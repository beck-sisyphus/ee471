==> flow/design.v <==
module SRAM128by16(clk, adx, WrEn, data);
	parameter ADDRESS_LENGTH = 7;
	parameter DATA_WIDTH = 16;
	parameter DATA_LENGTH= 128;
	input clk, WrEn;
	input [ADDRESS_LENGTH - 1:0] adx;
	inout [DATA_WIDTH - 1:0] data;
	reg [DATA_WIDTH - 1:0]SRAM[DATA_LENGTH - 1:0];  
	assign data = (WrEn) ? SRAM[adx] : 16'bZ;  
	always @(posedge clk) begin
		if(~WrEn) 
				SRAM[adx] = data;  
	end
endmodule  
* Reports on SRAM128by16 *
Tool output for the design above, in the order of the flow.
Line numbers count from 1 in the design file above.
Operators: Yosys type, input widths -> output width; for muxes data width and select width s.
Library cell names are shortened.
The mark n/a stands for no value.

set-up
  design top = SRAM128by16
  clock port = clk
  library = sky130hd
  corner = tt_025C_1v80

* Word level *
Source: Yosys, flattened and elaborated, memories not mapped. Widths are those after wreduce; folded enables and synchronous resets count as part of the registers. Registers that Yosys merges into a memory's read port (data or address) are not register bits. Print and check cells do not count. Equal cells are merged and count once.
Memory sizes are those after Yosys's memory passes, which may raise the word count (mostly to a power of two), join words into wider ones and drop unused or constant bits.

word-level totals
  register bits = 0
  RAM bits = 2048
  memories = 1
  bits of input ports = 9
  output and inout port bits = 16
  elaborated cells = 5

operators by class
  multiplexer cells = 4

memory list
  memory  depth  width  rd ports  write ports  line  source
  SRAM    128    16     1         1            8     reg [DATA_WIDTH - 1:0]SRAM[DATA_LENGTH - 1:0];

operators by type and width
  kind     count
  $mux 16  2
  $mux 7   1
  $mux 1   1

* Logic depth *
Depth = most cells in a row (Yosys ltp): at word level without a register or memory, in the mapped netlist without a sequential cell, where the memories' decode and read muxes count.

logic depth
  depth after elaboration = 2
  ABC_AREA = 0
  depth in mapped cells = 12
  mapped depth without buffers = 6

* Synthesis result *
Source: synth_stat.txt of the flow (Yosys; design flattened, memories mapped). It holds for the ABC_AREA given above (unset counts as 0); a run with the other value may have another netlist.

synthesis totals
  standard cells after synthesis = 4696
  synthesis area = 79496.2 µm²
  sequential part of the area = 61499.0 µm²
  flip-flops = 2048
  buffers = 368

cells by type
  type      count  area in all (µm²)
  edfxtp_1  2048   6.15E+04
  a221oi_1  382    3.35E+03
  a22oi_1   263    1.97E+03
  mux2_2    171    1.93E+03
  a21oi_1   265    1.33E+03
  nor2_1    323    1.21E+03
  mux2i_1   112    1.12E+03
  o21ai_0   202    1010.97
  buf_2     144    720.691
  mux4_2    25     563.04
  clkbuf_1  134    502.982
  o22ai_1   80     500.48
  nand2_1   94     352.838
  nor2b_1   53     331.568
  a211oi_1  44     330.317
  o221ai_1  36     315.302
  buf_6     27     304.042
  buf_4     29     217.709

Not listed: further types 58, cells in them 264.

* Worst setup path after synthesis *
Path of least setup slack by OpenSTA after synthesis, without wires, with an ideal clock, recovery checks aside; 20% of the period is set as input and as output delay. Where synthesis merged equal registers, the netlist keeps one of their names.

path after synthesis
  kind = input to output
  from = in adx[2]
  to = out data[8]
  period = 13500 ps
  external output delay = 2700 ps
  arrival = 9586 ps
  data required time = 10800 ps
  path slack = 1214 ps
  path delay = 6886 ps
  stages on the path = 10
  buffers on the path = 4
  period reached after synthesis = 12286 ps

"path delay" = arrival - input delay + setup time.
A path that ends at an output port has no setup time.
"stages on the path": output pins that drive a net of the path, with the launching flip-flop's if there is one; two outputs of one cell count as two.
"period reached after synthesis" = period - worst setup slack (recovery checks aside). The figure is calculated, with input and output delays left at 20% of the set period.
Between the ends stands the longest chain of elaborated cells between them, by number of cells; it is not shown to be the way that was timed. Of several equally long chains one is given.
A line is the first line of the expression or statement that the cell stems from. Yosys adds cells for indexed reads and writes and turns some case tables into memories.
The chain passes a memory read, where the word-level depth is cut; so it can be longer than that depth.

on the way, after synthesis
  cell sequence = buf_6 and3b_1 buf_2 buf_2 buf_1 a22oi_1 a21oi_1 o21ai_0 o211a_1 o311ai_1
  cells in the longest elaborated chain = 2

ends and longest elaborated chain, after synthesis
  element         line  source
  from (decl)     6     input [ADDRESS_LENGTH - 1:0] adx;
  $mem_v2 128x16  8     reg [DATA_WIDTH - 1:0]SRAM[DATA_LENGTH - 1:0];
  $mux 16         9     assign data = (WrEn) ? SRAM[adx] : 16'bZ;
  to (decl)       7     inout [DATA_WIDTH - 1:0] data;

* Timing after layout *
From the final timing report of run 1: the path of least setup slack in the routed layout; clock arrival at registers is part of the times.
The report prints the path's times to 10 ps; the period is as set.

path after layout
  kind = input to output
  from = in adx[2]
  to = out data[12]
  period = 12700 ps
  external output delay = 2540 ps
  arrival = 7100 ps
  data required time = 10160 ps
  path slack = 3060 ps
  stages on the path = 9
  buffers on the path = 3

Between the ends stands the longest chain of elaborated cells between them, by number of cells; it is not shown to be the way that was timed. Of several equally long chains one is given.
The chain passes a memory read, where the word-level depth is cut; so it can be longer than that depth.

on the way, after layout
  cell sequence = buf_8 buf_4 and2_4 buf_12 a221oi_1 nor2_1 o21ai_0 a31oi_1 a32o_4
  cells in the longest elaborated chain = 2

ends and longest elaborated chain, after layout
  element         line  source
  from (decl)     6     input [ADDRESS_LENGTH - 1:0] adx;
  $mem_v2 128x16  8     reg [DATA_WIDTH - 1:0]SRAM[DATA_LENGTH - 1:0];
  $mux 16         9     assign data = (WrEn) ? SRAM[adx] : 16'bZ;
  to (decl)       7     inout [DATA_WIDTH - 1:0] data;

==> runs of SRAM128by16 <==
Below are 2 stored runs of the flow (Yosys, OpenROAD; platform sky130hd) on SRAM128by16, each with its settings and what was measured, unordered. Constraints: input delay and output delay 20% of the set period each, output load 0.01 pF.
"achieved clock period" means the clock period less the worst setup slack. The figure is calculated, with input and output delays left at 20% of the set period.
By "worst setup path time" is meant the share of the clock period that the worst setup path is allowed (20% is reserved at inputs, 20% at outputs), minus its slack. Clock arrival times at its registers enter into it.
"power" is the tool's figure for a default switching activity; nothing was simulated.
"worst setup path time" is known to 10 ps.

Run 1
==> flow/run.sh <==
#!/bin/bash
# the make line also repeats the synthesis and layout settings of config.mk as NAME=value (left out here)
make -C /OpenROAD-flow-scripts/flow DESIGN_CONFIG=/design/flow/config.mk WORK_HOME=/design/flow/orfs CLKGATE_MAP_FILE= finish
==> flow/config.mk <==
export PLATFORM = sky130hd
export DESIGN_NAME = SRAM128by16
export DESIGN_NICKNAME = SRAM128by16
export VERILOG_FILES = /design/flow/design.v
export SDC_FILE = /design/flow/constraint.sdc
export NUM_CORES = 4
export LEC_CHECK = 0
export CAP_MARGIN = 20
export CORE_MARGIN = 2
export CORE_UTILIZATION = 40
export SETUP_SLACK_MARGIN = -0.81
export SLEW_MARGIN = 20
==> flow/constraint.sdc <==
create_clock -name core_clock -period 12.7 [get_ports {clk}]
set_input_delay 2.5400 -clock core_clock [delete_from_list [all_inputs] [get_ports {clk}]]
set_output_delay 2.5400 -clock core_clock [all_outputs]
set_load 0.01 [all_outputs]

==> results of run 1 <==
chip area after synthesis (Yosys): 79496.2 µm²
die area: 202325.0 µm²
standard-cell area of the final layout: 89946.3 µm²
utilization: 0.456
worst setup slack after layout: 3065 ps
total negative slack: 0 ps
worst hold slack: 1048 ps
power: 0.01462 W
achieved clock period: 9635 ps
worst setup path time: 4560 ps
worst setup path kind: input to output

Run 2
==> flow/run.sh <==
#!/bin/bash
# the make line also repeats the synthesis and layout settings of config.mk as NAME=value (left out here)
make -C /OpenROAD-flow-scripts/flow DESIGN_CONFIG=/design/flow/config.mk WORK_HOME=/design/flow/orfs CLKGATE_MAP_FILE= finish
==> flow/config.mk <==
export PLATFORM = sky130hd
export DESIGN_NAME = SRAM128by16
export DESIGN_NICKNAME = SRAM128by16
export VERILOG_FILES = /design/flow/design.v
export SDC_FILE = /design/flow/constraint.sdc
export NUM_CORES = 4
export LEC_CHECK = 0
export CAP_MARGIN = 40
export CELL_PAD_IN_SITES_GLOBAL_PLACEMENT = 1
export CORE_MARGIN = 6
export CORE_UTILIZATION = 70
export CTS_CLUSTER_DIAMETER = 47
export GPL_TIMING_DRIVEN = 1
export MAX_ROUTING_LAYER = met5
export SETUP_SLACK_MARGIN = 1.95
export SLEW_MARGIN = 20
export TNS_END_PERCENT = 40
==> flow/constraint.sdc <==
create_clock -name core_clock -period 11.3 [get_ports {clk}]
set_input_delay 2.2600 -clock core_clock [delete_from_list [all_inputs] [get_ports {clk}]]
set_output_delay 2.2600 -clock core_clock [all_outputs]
set_load 0.01 [all_outputs]

==> results of run 2 <==
chip area after synthesis (Yosys): 79496.2 µm²
die area: 121798.0 µm²
standard-cell area of the final layout: 88557.4 µm²
utilization: 0.787
worst setup slack after layout: 2567 ps
total negative slack: 0 ps
worst hold slack: 1076 ps
power: 0.01603 W
achieved clock period: 8733 ps
worst setup path time: 4210 ps
worst setup path kind: input to output
